==> flow/design.v <==
module fpga_fun( clk, seg, dig);
input clk;
output [7:0] seg;
output [7:0] dig; 
parameter N = 18;
reg [N-1:0] count; 
reg [3:0] d; 
reg [7:0] seg;
reg [7:0] an; 
always @ (posedge clk)
 begin
  count <= count + 1;
  case(count[N-1:N-3])  
   0:
    begin
     d = 4'd7;
     an = 8'b11111110;
    end
   1:  
    begin
     d = 4'd6;
     an = 8'b11111101;
    end
   2:  
    begin
     d = 4'd5; 
     an = 8'b11111011;
    end
   3:  
    begin
     d = 4'd4;
     an = 8'b11110111;
    end
   4:
    begin
     d = 4'd3;
     an = 8'b11101111;
    end
   5:  
    begin
     d = 4'd2;
     an = 8'b11011111;
    end
   6:  
    begin
     d = 4'd1;
     an = 8'b10111111;
    end
   7:  
    begin
     d = 4'd0;
     an = 8'b01111111;
    end
  endcase
 end
assign dig = an;
always @ (dd)
 begin
  seg[7] = 1'b1; 
  case(d)
     4'd0 : seg[6:0] = 7'b1000110;  
     4'd1 : seg[6:0] = 7'b0001100;  
     4'd2 : seg[6:0] = 7'b0000110;  
     4'd3 : seg[6:0] = 7'b1111001;  
     4'd4 : seg[6:0] = 7'b0000010;  
     4'd5 : seg[6:0] = 7'b0000010;  
     4'd6 : seg[6:0] = 7'b0001000;  
     4'd7 : seg[6:0] = 7'b0001100;  
   default : seg[6:0] = 7'b1111111;  
  endcase
 end 
endmodule
## Reports on fpga_fun

Tool output for the design above, in the order of the flow.
Line numbers count from 1 in the design file above.
The mark - stands for no value.

| set-up | value |
|---|---|
| design top | fpga_fun |
| clock | clk |
| library | sky130hd |
| timing corner | tt_025C_1v80 |

## Word level

Counts by Yosys on the flattened word-level netlist (proc, flatten, opt, wreduce; memories kept). Register bits leave out memories and registers merged into their read ports (data or address); mux counts leave out enables and synchronous resets folded into registers. Print and check cells are left out. Cells with the same type and inputs are merged into one.
Memory sizes are those after Yosys's memory passes, which may raise the word count (mostly to a power of two), join words into wider ones and drop unused or constant bits.

| word-level totals | value |
|---|---|
| bits in registers | 22 |
| bits in read-only memories | 144 |
| word width x clocked read ports | 11 |
| memories kept | 2 |
| bits of input ports | 1 |
| output and inout bits | 16 |
| elaborated cells | 6 |

| cells by class | value |
|---|---|
| $add $sub $neg | 1 |
| multiplexer cells | 1 |

Memories:

| memory | depth | bits a word | read ports | write ports | RTL line | RTL |
|---|---|---|---|---|---|---|
| (name not given) | 8 | 11 | 1 | 0 | 13 | `case(count[N-1:N-3])` |
| (name not given) | 8 | 7 | 1 | 0 | 60 | `case(d)` |

Operator list:

| cell | number |
|---|---|
| 18-bit by 1-bit adder with 18-bit output (second input constant) | 1 |
| 7-bit two-way mux | 1 |

## Longest topological paths

Depth = most cells in a row (Yosys ltp): at word level without a register or memory, in the mapped netlist without a sequential cell, where the memories' decode and read muxes count.

| depth | value |
|---|---|
| depth after elaboration | 1 |
| ABC_AREA | 0 |
| depth in mapped cells | 5 |
| depth with buffers taken out | 5 |

## Mapped cells and area

Yosys stat after the flow's synthesis: flattened, memories mapped to cells. It holds for the ABC_AREA given above (unset counts as 0); a run with the other value may have another netlist.

Cells by type:

| cell | number | total area (µm²) |
|---|---|---|
| sky130_fd_sc_hd__dfxtp_1 | 29 | 580.557 |
| sky130_fd_sc_hd__xnor2_1 | 10 | 87.584 |
| sky130_fd_sc_hd__nand3_1 | 11 | 55.053 |
| sky130_fd_sc_hd__xor2_1 | 6 | 52.55 |
| sky130_fd_sc_hd__nor4_4 | 2 | 42.541 |
| sky130_fd_sc_hd__ha_1 | 3 | 37.536 |
| sky130_fd_sc_hd__nand2_1 | 9 | 33.782 |
| sky130_fd_sc_hd__buf_4 | 3 | 22.522 |
| sky130_fd_sc_hd__nor2_1 | 5 | 18.768 |
| sky130_fd_sc_hd__nand3_4 | 1 | 17.517 |
| sky130_fd_sc_hd__inv_1 | 4 | 15.014 |
| sky130_fd_sc_hd__and3_1 | 2 | 12.512 |
| sky130_fd_sc_hd__nand4_1 | 2 | 12.512 |
| sky130_fd_sc_hd__buf_2 | 2 | 10.01 |
| sky130_fd_sc_hd__mux2i_1 | 1 | 10.01 |
| sky130_fd_sc_hd__nand3_2 | 1 | 10.01 |
| sky130_fd_sc_hd__nor3_1 | 2 | 10.01 |
| sky130_fd_sc_hd__inv_2 | 2 | 7.507 |

Not listed: further types 4, cells in them 4.

| synthesis totals | value |
|---|---|
| cells in the netlist | 99 |
| mapped area | 1054.8 µm² |
| sequential part of the area | 580.6 µm² |
| mapped flip-flops | 29 |
| buffer cells | 6 |

## Timing after synthesis

OpenSTA on the mapped netlist: ideal clock, no wires. The path of least setup slack (recovery checks aside). Input and output delay are each 20% of the period. Register names are those of the netlist, which keeps one name where synthesis merged equal registers.

| path after synthesis | value |
|---|---|
| path type | reg2out |
| start point | register d[0] |
| end point | output port seg[4] |
| period | 2300 ps |
| output delay | 460 ps |
| time at the first pin | 0 ps |
| arrival time | 942 ps |
| data required time | 1840 ps |
| slack | 898 ps |
| path delay | 942 ps |
| stages on the path | 4 |
| buffers on the path | 1 |
| synthesis period reached | 1402 ps |

"path delay" = arrival - input delay + setup time.
At an output port there is no setup time.
"stages on the path": output pins that drive a net of the path, with the launching flip-flop's if there is one; two outputs of one cell count as two.
"synthesis period reached" = period - worst setup slack (recovery checks aside). The figure is calculated, with input and output delays left at 20% of the set period.
The rows between start and end are the longest chain of elaborated cells between them; the timing report does not say that the signal goes this way. Where chains are equally long, one stands for them.
Each line given opens the expression or statement behind the cell; cells for indexed reads and writes are added by Yosys, which also makes memories of some case tables.
A memory read counts as a cell of the chain, while the word-level depth stops at memories.
At most two assigning lines are given for a register; there are more.

| between the ends, after synthesis | value |
|---|---|
| path through | sky130_fd_sc_hd__dfxtp_1 sky130_fd_sc_hd__ha_1 sky130_fd_sc_hd__nor2b_1 sky130_fd_sc_hd__buf_4 |
| length of the longest elaborated chain | 2 |
| elaborated cells on any way between the ends | 2 |
| RTL lines with such cells | 1 |
| classes of those cells | mux (1); memory (1) |

Ends and longest elaborated chain, after synthesis:

| item | RTL line | RTL |
|---|---|---|
| start: declaration | 7 | `reg [3:0] d;` |
| start: assignment | 16 | `d = 4'd7;` |
| start: assignment | 21 | `d = 4'd6;` |
| memory 8 x 7 bit | 60 | `case(d)` |
| 7-bit two-way mux | 60 |  |
| end: declaration | 3 | `output [7:0] seg;` |

Some nets on the timed path still bear RTL names; the line given drives or declares the net.

Named nets, after synthesis:

| signal | RTL line |
|---|---|
| seg[0] | 60 |

## Timing after layout

Path of least setup slack in the final report of flow run B (OpenROAD, finished layout, wires in). Where an end is a register, its clock arrival counts in the times.
The path's times are printed in steps of 10 ps; the period is the one set.

| path post-layout | value |
|---|---|
| path type | reg2out |
| start point | register d[0] |
| end point | output port seg[5] |
| period | 1360 ps |
| output delay | 270 ps |
| time at the first pin | 310 ps |
| arrival time | 1110 ps |
| data required time | 1090 ps |
| slack | -20 ps |
| stages on the path | 4 |
| buffers on the path | 1 |

The rows between start and end are the longest chain of elaborated cells between them; the timing report does not say that the signal goes this way. Where chains are equally long, one stands for them.
A memory read counts as a cell of the chain, while the word-level depth stops at memories.
At most two assigning lines are given for a register; there are more.

| between the ends, post-layout | value |
|---|---|
| path through | sky130_fd_sc_hd__dfxtp_4 sky130_fd_sc_hd__ha_4 sky130_fd_sc_hd__nor2b_4 sky130_fd_sc_hd__buf_2 |
| length of the longest elaborated chain | 2 |
| elaborated cells on any way between the ends | 2 |
| RTL lines with such cells | 1 |
| classes of those cells | mux (1); memory (1) |

Ends and longest elaborated chain, post-layout:

| item | RTL line | RTL |
|---|---|---|
| start: declaration | 7 | `reg [3:0] d;` |
| start: assignment | 16 | `d = 4'd7;` |
| start: assignment | 21 | `d = 4'd6;` |
| memory 8 x 7 bit | 60 | `case(d)` |
| 7-bit two-way mux | 60 |  |
| end: declaration | 3 | `output [7:0] seg;` |

Lab notebook: fpga_fun

Flow measurements of fpga_fun on sky130hd: 2 stored runs with different settings, listed in no order. Input and output delays are each 20% of the period that was set; the output load is 0.01 pF.
"achieved clock period": clock period set for the run, less the worst setup slack. It is reckoned from that one timing run; input and output delays stay at 20% of the period that was set.

#### Flow run A

| setting | value |
|---|---|
| period_ns | `1.57` |
| CORE_UTILIZATION | `60` |
| PLACE_DENSITY_LB_ADDON | `0.14` |
| CORE_ASPECT_RATIO | `1.06` |
| CELL_PAD_IN_SITES_GLOBAL_PLACEMENT | `2` |
| ABC_AREA | `1` |
| CAP_MARGIN | `20` |
| CORE_MARGIN | `2` |
| SLEW_MARGIN | `20` |

No results, placement failed with FLW-0024.

#### Flow run B

| setting | value |
|---|---|
| period_ns | `1.36` |
| CORE_UTILIZATION | `59` |
| CAP_MARGIN | `20` |
| CORE_MARGIN | `2` |
| SLEW_MARGIN | `20` |

| result | value |
|---|---|
| worst hold slack in the final report | 456 ps |
| standard-cell area after routing | 1390.1 µm² |
| achieved clock period | 1380 ps |
| lowest setup slack | -20 ps |
| total negative setup slack | -62 ps |
| utilization of the finished layout | 81.4% |
| die outline area | 2141.8 µm² |
| cell area after synthesis | 1054.8 µm² |
